==> flow/design.v <==
package UserParams;
parameter NUM_APPS = 1;
parameter CONFIG_APPS = 4;
endpackage
package ShellTypes;
parameter USE_ECC                 = 0;
parameter AVL_ADDR_WIDTH          = 26;
parameter AVL_DATA_WIDTH          = USE_ECC == 1 ? 512 : 576;
parameter AVL_SPARE_WIDTH         = USE_ECC == 1 ? 0   : 64;
parameter AVL_BE_WIDTH            = USE_ECC == 1 ? 64  : 72;
parameter AVL_SIZE                = 7;
parameter NUM_UMI                 = 1;
parameter UMI_ADDR_WIDTH          = 64;
parameter UMI_DATA_WIDTH          = USE_ECC == 0 ? 576 : 512;
parameter UMI_SPARE_WIDTH         = USE_ECC == 0 ?  64 :   0;
parameter UMI_MASK_WIDTH          = UMI_DATA_WIDTH / 8;
parameter PCIE_DATA_WIDTH         = 128;
parameter PCIE_SLOT_WIDTH         = 16;  
parameter PCIE_PAD_WIDTH          = $clog2(PCIE_DATA_WIDTH/8);
typedef struct packed {
	logic                      valid;
	logic                      isWrite;
	logic [UMI_ADDR_WIDTH-1:0] addr;
	logic [UMI_DATA_WIDTH-1:0] data;
} MemReq;
typedef struct packed {
	logic                      valid;
	logic [UMI_DATA_WIDTH-1:0] data;
} MemResp;
typedef struct packed {
	logic                       valid;
	logic                       isWrite;
	logic [31:0]                addr;
	logic [63:0]                data;
} SoftRegReq;
typedef struct packed {
	logic                       valid;
	logic [63:0]                data;
} SoftRegResp;
typedef struct packed {
	logic                       valid;
	logic [PCIE_DATA_WIDTH-1:0] data;
	logic [PCIE_SLOT_WIDTH-1:0] slot;
	logic [PCIE_PAD_WIDTH-1:0]  pad;
	logic                       last;
} PCIEPacket;
endpackage
module Counter64
(
    input                               clk,
    input                               rst, 
	input								increment,
	output[63:0]						count
);
	reg[31:0]  lower;
	reg[31:0]  upper;
	logic[31:0] new_lower;
	logic[31:0] new_upper;
	assign count = {upper,lower};
	always@(posedge clk) begin : counter64_update
		if (rst) begin
			lower <= 32'h0000_0000;
			upper <= 32'h0000_0000;
		end else begin
			lower <= new_lower;
			upper <= new_upper;
		end
	end
	always_comb begin : counter64_update_logic
		new_lower = lower;
		new_upper = upper;
		if (increment) begin
			if (lower == 32'hFFFF_FFFF) begin
				new_upper = upper + 32'h1;
				new_lower = 32'h0;
			end else begin
				new_lower = lower + 32'h1;
			end
		end
	end
endmodule
======== From RTL to reports: Counter64 ========
Tool output for the design above, in the order of the flow.
Line numbers count from 1 in the design file above.
Cell names lack the library's common part.
Not given: -
set-up
  design top .............................. Counter64
  clock input ............................. clk
  standard-cell library ................... sky130hd
  corner .................................. tt_025C_1v80

======== Word level ========
Yosys after proc, flatten, opt, wreduce and memory -nomap, before mapping. Enables and synchronous resets that opt folds into registers are not counted as muxes. Memory bits, and registers merged into a memory's read port (data or address), are not among the register bits. Print and check cells are not counted. Equal cells are merged and count once.
bit counts
  bits in registers ....................... 64
  bits of input ports ..................... 3
  output and inout port bits .............. 64
  word-level cells ........................ 7
operators by class
  add/sub/neg operators ................... 2
  equal/unequal tests ..................... 1
  muxes and demuxes ....................... 1
  reductions and logical operators ........ 1
operators by type and width
  kind                                                      count
  32-bit by 1-bit adder with 32-bit output with constant B  2
  32-bit == test with constant B                            1
  32-bit 2-to-1 mux                                         1
  2-bit AND reduction                                       1

======== Logic depth ========
Depth = most cells in a row (Yosys ltp): at word level without a register or memory, in the mapped netlist without a sequential cell, where the memories' decode and read muxes count.
logic depth
  depth after elaboration ................. 2
  ABC_AREA ................................ 0
  mapped depth ............................ 8
  gate-level depth less buffers ........... 6

======== After synthesis ========
Yosys stat after the flow's synthesis: flattened, memories mapped to cells. It holds for the ABC_AREA given above (unset counts as 0); a run with the other value may have another netlist.
synthesis totals
  cell count .............................. 353
  synthesis area .......................... 3001.6 µm²
  sequential part of the area ............. 1281.2 µm²
  flip-flops .............................. 64
  buffer cells ............................ 14
cell types
  type      count  total area (µm²)
  dfxtp_1   64     1.28E+03
  xor2_1    25     218.96
  nor2_1    43     161.405
  nand4_1   25     156.4
  a21oi_1   30     150.144
  or3_1     19     118.864
  nand3_1   21     105.101
  o21ai_0   21     105.101
  nand2_1   22     82.579
  and4_1    8      70.067
  xnor2_1   8      70.067
  or4_1     8      60.058
  o31ai_1   6      45.043
  clkbuf_1  11     41.29
  and3_1    6      37.536
  or4_4     3      33.782
  ha_1      2      25.024
  nand4_2   2      25.024
Not listed: further types 15, cells in them 29.

======== Worst setup path after synthesis ========
Source: OpenSTA report_checks on the synthesized netlist (no wires, ideal clock, input and output delay 20% of the period each), path of least setup slack; recovery checks are left aside. Register names are those of the netlist, which keeps one name where synthesis merged equal registers.
path after synthesis
  kind .................................... register to register
  start ................................... reg lower[0]
  end ..................................... reg upper[29]
  period .................................. 2.79 ns
  library setup time ...................... 0.071 ns
  time at the first pin ................... 0.000 ns
  data arrival time ....................... 2.463 ns
  required time ........................... 2.719 ns
  setup slack ............................. 0.256 ns
  path delay .............................. 2.534 ns
  stages on the path ...................... 8
  path buffers ............................ 1
  synthesis period reached ................ 2.534 ns
"path delay" = arrival - input delay + setup time.
"stages on the path" counts driving pins, that of a launching flip-flop among them; a cell with two outputs on the path counts twice.
"synthesis period reached" = period - worst setup slack (recovery checks aside). The figure is calculated, with input and output delays left at 20% of the set period.
Between the ends stands the longest chain of elaborated cells between them, by number of cells; it is not shown to be the way that was timed. Of several equally long chains one is given.
Each line given opens the expression or statement behind the cell; cells for indexed reads and writes are added by Yosys, which also makes memories of some case tables.
on the way, after synthesis
  cell sequence ........................... dfxtp_1 -> ha_1 -> nand4_2 -> or4_4 -> or4_4 -> buf_6 -> or3_1 -> a21oi_1
  cells in the longest elaborated chain ... 2
ends and longest elaborated chain, after synthesis
  item                 RTL line  RTL
  start, declared      55        reg[31:0] lower;
  start, assigned      62        lower <= 32'h0000_0000;
  start, assigned      65        lower <= new_lower;
  32-bit == test       73        if (lower == 32'hFFFF_FFFF) begin
  2-bit AND reduction  -
  end, assigned        63        upper <= 32'h0000_0000;
  end, assigned        66        upper <= new_upper;
  end, declared        56        reg[31:0] upper;

======== Worst path after layout ========
From the final timing report of run B: the path of least setup slack in the routed layout; clock arrival at registers is part of the times.
path after layout
  kind .................................... input to register
  start ................................... in increment
  end ..................................... reg upper[12]
  period .................................. 3.97 ns
  input delay ............................. 0.79 ns
  library setup time ...................... 0.13 ns
  time at the first pin ................... 0.79 ns
  data arrival time ....................... 3.36 ns
  required time ........................... 4.18 ns
  setup slack ............................. 0.82 ns
  stages on the path ...................... 8
  path buffers ............................ 3
Between the ends stands the longest chain of elaborated cells between them, by number of cells; it is not shown to be the way that was timed. Of several equally long chains one is given.
on the way, after layout
  cell sequence ........................... clkdlybuf4s50_1 -> nand4_4 -> nor4_4 -> nand3_1 -> clkbuf_1 -> clkbuf_1 -> o31ai_1 -> a21oi_1
  cells in the longest elaborated chain ... 1
ends and longest elaborated chain, after layout
  item                 RTL line  RTL
  start, declared      52        input increment,
  2-bit AND reduction  -
  end, assigned        63        upper <= 32'h0000_0000;
  end, assigned        66        upper <= new_upper;
  end, declared        56        reg[31:0] upper;

Ticket comment

Module Counter64, platform sky130hd: 2 stored runs of the flow (Yosys, OpenROAD) with differing settings, in no particular order. Input and output delays are each 20% of the period that was set; the output load is 0.01 pF.
"allowed time less slack (worst setup path)" is the time allowed to the run's worst setup path (the clock period less input and output delay, where it has them) less its slack. Clock arrival times count: a late capture clock shortens it, a late launch clock lengthens it.
"power consumption" rests on the timing tool's default activity at the inputs, not on a simulated workload.

---- run A ----
settings
  period_ns = 2.4
  CORE_UTILIZATION = 67
  SETUP_SLACK_MARGIN = 0.12
  CORE_ASPECT_RATIO = 0.83
  CORE_MARGIN = 10
  CELL_PAD_IN_SITES_GLOBAL_PLACEMENT = 1
  ABC_AREA = 1
  GPL_ROUTABILITY_DRIVEN = 0
  MAX_ROUTING_LAYER = met5
  CAP_MARGIN = 20
  SLEW_MARGIN = 20
results
  stopped before the end: placement reported GPL-0301

---- run B ----
settings
  period_ns = 3.97
  CORE_UTILIZATION = 53
  SETUP_SLACK_MARGIN = 0.72
  PLACE_DENSITY = 0.55
  CORE_ASPECT_RATIO = 1.04
  CELL_PAD_IN_SITES_DETAIL_PLACEMENT = 0
  TNS_END_PERCENT = 45
  ABC_AREA = 0
  GPL_TIMING_DRIVEN = 0
  MIN_ROUTING_LAYER = met2
  MAX_ROUTING_LAYER = met4
  CAP_MARGIN = 20
  CORE_MARGIN = 2
  SLEW_MARGIN = 20
results
  post-synthesis cell area ................ 3001.6 µm²
  die outline area ........................ 6281.6 µm²
  post-route utilization .................. 73.5%
  worst setup slack after layout .......... 0.822 ns
  summed negative setup slack ............. 0.000 ns
  final worst hold slack .................. 0.497 ns
  power consumption ....................... 0.001205 W
  allowed time less slack (worst setup path) .. 2.35 ns
  kind of the worst setup path ............ input to register
