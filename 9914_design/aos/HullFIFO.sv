==> flow/design.v <==
package UserParams;
parameter NUM_APPS = 1;
parameter CONFIG_APPS = 4;
endpackage
package ShellTypes;
parameter USE_ECC                 = 0;
parameter AVL_ADDR_WIDTH          = 26;
parameter AVL_DATA_WIDTH          = USE_ECC == 1 ? 512 : 576;
parameter AVL_SPARE_WIDTH         = USE_ECC == 1 ? 0   : 64;
parameter AVL_BE_WIDTH            = USE_ECC == 1 ? 64  : 72;
parameter AVL_SIZE                = 7;
parameter NUM_UMI                 = 1;
parameter UMI_ADDR_WIDTH          = 64;
parameter UMI_DATA_WIDTH          = USE_ECC == 0 ? 576 : 512;
parameter UMI_SPARE_WIDTH         = USE_ECC == 0 ?  64 :   0;
parameter UMI_MASK_WIDTH          = UMI_DATA_WIDTH / 8;
parameter PCIE_DATA_WIDTH         = 128;
parameter PCIE_SLOT_WIDTH         = 16;  
parameter PCIE_PAD_WIDTH          = $clog2(PCIE_DATA_WIDTH/8);
typedef struct packed {
	logic                      valid;
	logic                      isWrite;
	logic [UMI_ADDR_WIDTH-1:0] addr;
	logic [UMI_DATA_WIDTH-1:0] data;
} MemReq;
typedef struct packed {
	logic                      valid;
	logic [UMI_DATA_WIDTH-1:0] data;
} MemResp;
typedef struct packed {
	logic                       valid;
	logic                       isWrite;
	logic [31:0]                addr;
	logic [63:0]                data;
} SoftRegReq;
typedef struct packed {
	logic                       valid;
	logic [63:0]                data;
} SoftRegResp;
typedef struct packed {
	logic                       valid;
	logic [PCIE_DATA_WIDTH-1:0] data;
	logic [PCIE_SLOT_WIDTH-1:0] slot;
	logic [PCIE_PAD_WIDTH-1:0]  pad;
	logic                       last;
} PCIEPacket;
endpackage
module HullFIFO #(parameter TYPE = 0, WIDTH = 32, LOG_DEPTH = 2)
(
    input  clock,
    input  reset_n,
    input             wrreq,  
    input[WIDTH-1:0]  data, 
    output            full,
    output[WIDTH-1:0] q,  
    output logic      empty,
    input             rdreq  
);
	wire half_full;
	wire data_valid;
    generate
        if (TYPE == 0) begin : Hull_SoftFIFO
            SoftFIFO
            #(
                .WIDTH                  (WIDTH),
                .LOG_DEPTH              (LOG_DEPTH)
            )
            softfifo_inst
            (
                .clock                  (clock),
                .reset_n                (reset_n),
                .wrreq                  (wrreq),
                .data                   (data),
                .full                   (full),
                .q                      (q),
                .empty                  (empty),
                .rdreq                  (rdreq)
            );
        end else if (TYPE == 1) begin : Hull_CatapultFIFO
            FIFO
            #(
                .WIDTH                  (WIDTH),
                .LOG_DEPTH              (LOG_DEPTH)
            )
            catapultfifo_inst
            (
                .clock                  (clock),
                .reset_n                (reset_n),
                .wrreq                  (wrreq),
                .data                   (data),
                .full                   (full),
                .q                      (q),
                .empty                  (empty),
                .rdreq                  (rdreq)
            );
        end else if (TYPE == 2) begin : Hull_F1_FlopFIFO
			flop_fifo
			#(
				.WIDTH(WIDTH),
				.DEPTH((1 << LOG_DEPTH))  
			)
			f1_flopfifo_inst
			(
				.clk(clock), 
				.rst_n(reset_n), 
				.sync_rst_n(1'b1),  
				.cfg_watermark((1 << LOG_DEPTH) - 1),  
				.push(wrreq),
				.push_data(data), 
				.pop(rdreq),
				.pop_data(q), 
				.half_full(half_full), 
				.watermark(full),
				.data_valid(data_valid)
			);
			assign empty = !data_valid;
        end else if (TYPE == 3) begin : Hull_F1_BRAM_FIFO
		end
    endgenerate
endmodule
module SoftFIFO  #(parameter WIDTH = 512, LOG_DEPTH = 9)
(
	input  clock,
	input  reset_n,
	input  wrreq,  
	input[WIDTH-1:0] data, 
	output full,                   
	output[WIDTH-1:0] q,  
	output empty,              
	input  rdreq  
);
logic[WIDTH-1:0] buffer[(1 << LOG_DEPTH)-1:0];
logic[LOG_DEPTH:0] counter;
logic[LOG_DEPTH:0]  new_counter;
logic[LOG_DEPTH-1:0] rd_ptr, wr_ptr; 
logic[LOG_DEPTH-1:0]  new_rd_ptr, new_wr_ptr;
assign empty = (counter == 0);
assign full  = (counter == (1 << LOG_DEPTH));
assign q     = buffer[rd_ptr];
always @(posedge clock) begin
	if (!reset_n) begin
		counter <= 0;
		rd_ptr  <= 0;
		wr_ptr  <= 0;
	end else begin
		counter <= new_counter;
		rd_ptr  <= new_rd_ptr;
		wr_ptr  <= new_wr_ptr;
	end
end
always @(posedge clock) begin
	if (!full && wrreq) begin
		buffer[wr_ptr] <= data;
	end else begin
		buffer[wr_ptr] <= buffer[wr_ptr];
	end
end
always_comb begin
	if ((!full && wrreq) && (!empty && rdreq)) begin
		new_counter = counter;
		new_rd_ptr  = rd_ptr + 1;
		new_wr_ptr  = wr_ptr + 1;
	end	else if (!full && wrreq) begin
		new_counter = counter + 1;
		new_rd_ptr  = rd_ptr;
		new_wr_ptr  = wr_ptr + 1;
	end else if (!empty && rdreq) begin
		new_counter = counter - 1;
		new_rd_ptr  = rd_ptr + 1;
		new_wr_ptr  = wr_ptr;
	end else begin
		new_counter = counter;
		new_rd_ptr = rd_ptr;
		new_wr_ptr = wr_ptr;
	end
end
endmodule 
Tool chain data of HullFIFO
The steps from the RTL of HullFIFO to its reports follow in flow order.
Lines are those of the file above, counted from 1.
Library cell names are shortened.
{ "design": {"top": "HullFIFO", "clk_port": "clock", "library": "sky130hd", "corner": "tt_025C_1v80"} }

Word level
Yosys after proc, flatten, opt, wreduce and memory -nomap, before mapping. Print and check cells are not counted. Equal cells are merged and count once.
Yosys's memory passes give these memory sizes; they may raise the number of words (mostly to a power of two), join words into wider ones and drop unused or constant bits.
{ "bits": {"register_bits": 7, "clocked_rd_ports_x_width": 32, "romBits": 0, "ramBits": 128, "memories": 1, "latch_bits": 0, "inputBits": 36} }
{ "classes": {"muxes": 14, "n_eq": 3, "n_addsub": 4, "cmp": 0, "reduce_logical": 12, "shift": 0, "div_mod_pow": 0, "mul": 0, "bitwise": 2} }
{ "memory_table": {"columns": ["name", "words", "width", "rd", "wr", "line", "rtl"], "rows": [
  ["Hull_SoftFIFO.softfifo_inst.buffer", 4, 32, 1, 1, 132, "logic[WIDTH-1:0] buffer[(1 << LOG_DEPTH)-1:0];"]
]} }
{ "ops": {"columns": ["cell", "n"], "rows": [
  ["32-bit 2-to-1 mux", 3],
  ["2-bit 2-to-1 mux", 7],
  ["2-bit AND reduction", 3],
  ["2-bit nonzero test", 3],
  ["3-bit 2-to-1 mux", 2],
  ["2-bit by 1-bit adder with 2-bit output with constant B", 2],
  ["1-bit logical AND", 3],
  ["3-bit by 1-bit adder with 3-bit output with constant B", 1],
  ["3-bit by 1-bit subtractor with 3-bit output with constant B", 1],
  ["3-bit equality test with constant B", 1],
  ["3-bit logical NOT", 1],
  ["1-bit logical NOT", 2],
  ["2-bit != test with constant B", 1],
  ["1-bit 2-to-1 mux", 2],
  ["1-bit != test with constant B", 1],
  ["1-bit OR", 1],
  ["1-bit NOT", 1]
]} }

Depth
Longest topological path by Yosys (ltp), each cell counted once; first at word level (registers and memories cut), then after technology mapping (sequential cells cut; the memories' decode and read muxes count).
{ "logic_depth": {"depth_word": 8, "ABC_AREA": 0, "mapped_depth": 9} }

Mapped cells and area
Source: synth_stat.txt of the flow (Yosys; design flattened, memories mapped). It holds for the ABC_AREA given above (unset counts as 0); a run with the other value may have another netlist.
Totals and module areas in this step are rounded.
{ "mapped": {"n_buf": 9, "stdcells": 226, "ffs": 137, "mapped_area_um2": 5160} }
{ "by_type": {"columns": ["cell_type", "n", "area_total_um2"], "rows": [
  ["edfxtp_1", 128, 3.84E+03],
  ["mux4_2", 32, 720.691],
  ["dfxtp_1", 9, 180.173],
  ["ha_1", 6, 75.072],
  ["buf_6", 4, 45.043],
  ["and3_2", 4, 30.029],
  ["inv_1", 7, 26.275],
  ["buf_2", 5, 25.024],
  ["a21oi_1", 4, 20.019],
  ["fa_1", 1, 20.019],
  ["mux2i_1", 2, 20.019],
  ["or3b_1", 2, 17.517],
  ["xor2_1", 2, 17.517],
  ["nand2b_1", 2, 12.512],
  ["nor2_1", 3, 11.261],
  ["nand3_1", 2, 10.01],
  ["o21ai_0", 2, 10.01],
  ["o21ai_1", 2, 10.01]
]} }
Not listed: further types 9, cells in them 9.
By module: a second synthesis without flattening, with its own total; a netlist apart from the flattened one above.
{ "unflattened": {"cells_unflattened": 232, "hier_area_um2": 5200} }
Rows give one instance, submodules left out.
{ "modules": {"columns": ["mod", "seq_area_um2", "n_inst", "n_cells", "area_um2"], "rows": [
  ["SoftFIFO", 4020, 1, 232, 5200],
  ["HullFIFO", 0.0, 1, 0, 0.0]
]} }

Timing after synthesis
OpenSTA on the mapped netlist: ideal clock, no wires. The path of least setup slack (recovery checks aside). Input and output delay are each 20% of the period. Register names are those of the netlist, which keeps one name where synthesis merged equal registers.
{ "synth_timing": {"kind": "flip-flop to flip-flop", "from": "register Hull_SoftFIFO.softfifo_inst.counter[0]", "to": "register Hull_SoftFIFO.softfifo_inst.counter[2]", "t_arrival_ns": 1.834, "driving_pins": 10, "period_ns": 2.3, "path_buffers": 1, "path_slack_ns": 0.375, "setup_time_ns": 0.091, "delay_ns": 1.925, "required_ns": 2.209, "period_less_setup_slack_ns": 1.925} }
"delay_ns" is the arrival time less input delay plus setup time.
"driving_pins" counts driving pins, that of a launching flip-flop among them; a cell with two outputs on the path counts twice.
"period_less_setup_slack_ns" = period - worst setup slack (recovery checks aside). The figure is calculated, with input and output delays left at 20% of the set period.
The rows between start and end are the longest chain of elaborated cells between them; the timing report does not say that the signal goes this way. Where chains are equally long, one stands for them.
A line is the first line of the expression or statement that the cell stems from. Yosys adds cells for indexed reads and writes and turns some case tables into memories.
{ "synth_between": {"path_cell_list": "dfxtp_1 > or3b_1 > buf_6 > clkinv_4 > nor2_1 > inv_1 > fa_1 > xnor2_1 > a21oi_1 > a311oi_1", "elab_chain_len": 6, "cells_between": 14} }
{ "synth_lines": {"columns": ["element", "line", "rtl"], "rows": [
  ["start, declared", 133, "logic[LOG_DEPTH:0] counter;"],
  ["start, assigned", 142, "counter <= 0;"],
  ["start, assigned", 146, "counter <= new_counter;"],
  ["3-bit equality test", 138, "assign full  = (counter == (1 << LOG_DEPTH));"],
  ["1-bit logical NOT", 159, "if ((!full && wrreq) && (!empty && rdreq)) begin"],
  ["1-bit logical AND x2", 159, null],
  ["1-bit NOT", null, null],
  ["2-bit AND reduction", null, null],
  ["end, assigned", 142, null],
  ["end, assigned", 146, null],
  ["end, declared", 133, null]
]} }

Worst path after layout
Path of least setup slack in the final report of run 1 (OpenROAD, finished layout, wires in). Where an end is a register, its clock arrival counts in the times.
{ "layout_timing": {"kind": "flip-flop to output port", "from": "register (no name shown)", "to": "output q[31]", "required_ns": 2.94, "period_ns": 3.67, "path_slack_ns": 0.53, "driving_pins": 4, "t_arrival_ns": 2.41, "output_delay_ns": 0.73, "path_buffers": 2} }
{ "layout_between": {"path_cell_list": "dfxtp_2 > buf_12 > mux4_2 > clkdlybuf4s50_1"} }
{ "layout_lines": {"columns": ["element", "line", "rtl"], "rows": [
  ["end, declared", 55, "output[WIDTH-1:0] q,"]
]} }
Chain of elaborated cells between the ends: none given.

FLOW RESULTS
============

Below are 2 stored runs of the flow (Yosys, OpenROAD; platform sky130hd) on HullFIFO, each with its settings and what was measured, unordered. Constraints: input delay and output delay 20% of the set period each, output load 0.01 pF.
"achieved_clock_period_ns": clock period set for the run, less the worst setup slack. It is reckoned from that one timing run; input and output delays stay at 20% of the period that was set.
"worstPathTime_ns" = time allowed to the worst setup path (clock period - input delay - output delay, where it has them) - its slack; a late launch clock adds to it, a late capture clock takes from it.
"total_power_uw" rests on the timing tool's default activity at the inputs, not on a simulated workload.
The measured numbers are rounded.

Run 1
==> flow/run.sh <==
#!/bin/bash
# the make line also repeats the synthesis and layout settings of config.mk as NAME=value (left out here)
make -C /OpenROAD-flow-scripts/flow DESIGN_CONFIG=/design/flow/config.mk WORK_HOME=/design/flow/orfs CLKGATE_MAP_FILE= finish
==> flow/config.mk <==
export PLATFORM = sky130hd
export DESIGN_NAME = HullFIFO
export DESIGN_NICKNAME = HullFIFO
export VERILOG_FILES = /design/flow/design.v
export SDC_FILE = /design/flow/constraint.sdc
export NUM_CORES = 4
export LEC_CHECK = 0
export ABC_AREA = 0
export CAP_MARGIN = 20
export CORE_ASPECT_RATIO = 0.86
export CORE_MARGIN = 2
export CORE_UTILIZATION = 70
export CTS_CLUSTER_SIZE = 84
export GPL_TIMING_DRIVEN = 1
export MAX_ROUTING_LAYER = met4
export MIN_ROUTING_LAYER = met1
export SLEW_MARGIN = 20
==> flow/constraint.sdc <==
create_clock -name core_clock -period 3.67 [get_ports {clock}]
set_input_delay 0.7340 -clock core_clock [delete_from_list [all_inputs] [get_ports {clock}]]
set_output_delay 0.7340 -clock core_clock [all_outputs]
set_load 0.01 [all_outputs]

==> results of run 1, as JSON <==
{
  "worst_hold_slack_ns": 0.507,
  "synth_area_um2": 5160,
  "layout_stdcell_area_um2": 6570,
  "dieArea_um2": 8070,
  "final_util_pct": 90.5,
  "worstPathTime_ns": 2.41,
  "worst_setup_path_type": "flip-flop to output port",
  "timing.setup.tns_ns": 0.000,
  "fin_ws_ns": 0.528,
  "total_power_uw": 5060,
  "achieved_clock_period_ns": 3.142
}

Run 2
==> flow/run.sh <==
#!/bin/bash
# the make line also repeats the synthesis and layout settings of config.mk as NAME=value (left out here)
make -C /OpenROAD-flow-scripts/flow DESIGN_CONFIG=/design/flow/config.mk WORK_HOME=/design/flow/orfs CLKGATE_MAP_FILE= finish
==> flow/config.mk <==
export PLATFORM = sky130hd
export DESIGN_NAME = HullFIFO
export DESIGN_NICKNAME = HullFIFO
export VERILOG_FILES = /design/flow/design.v
export SDC_FILE = /design/flow/constraint.sdc
export NUM_CORES = 4
export LEC_CHECK = 0
export CAP_MARGIN = 20
export CORE_MARGIN = 2
export CORE_UTILIZATION = 40
export SLEW_MARGIN = 20
==> flow/constraint.sdc <==
create_clock -name core_clock -period 2.7 [get_ports {clock}]
set_input_delay 0.5400 -clock core_clock [delete_from_list [all_inputs] [get_ports {clock}]]
set_output_delay 0.5400 -clock core_clock [all_outputs]
set_load 0.01 [all_outputs]

==> results of run 2, as JSON <==
{
  "timing.setup.tns_ns": 0.000,
  "synth_area_um2": 5160,
  "achieved_clock_period_ns": 2.637,
  "dieArea_um2": 13800,
  "layout_stdcell_area_um2": 6820,
  "total_power_uw": 6780,
  "final_util_pct": 54.0,
  "worst_hold_slack_ns": 0.487,
  "fin_ws_ns": 0.063,
  "worstPathTime_ns": 2.10,
  "worst_setup_path_type": "flip-flop to output port"
}
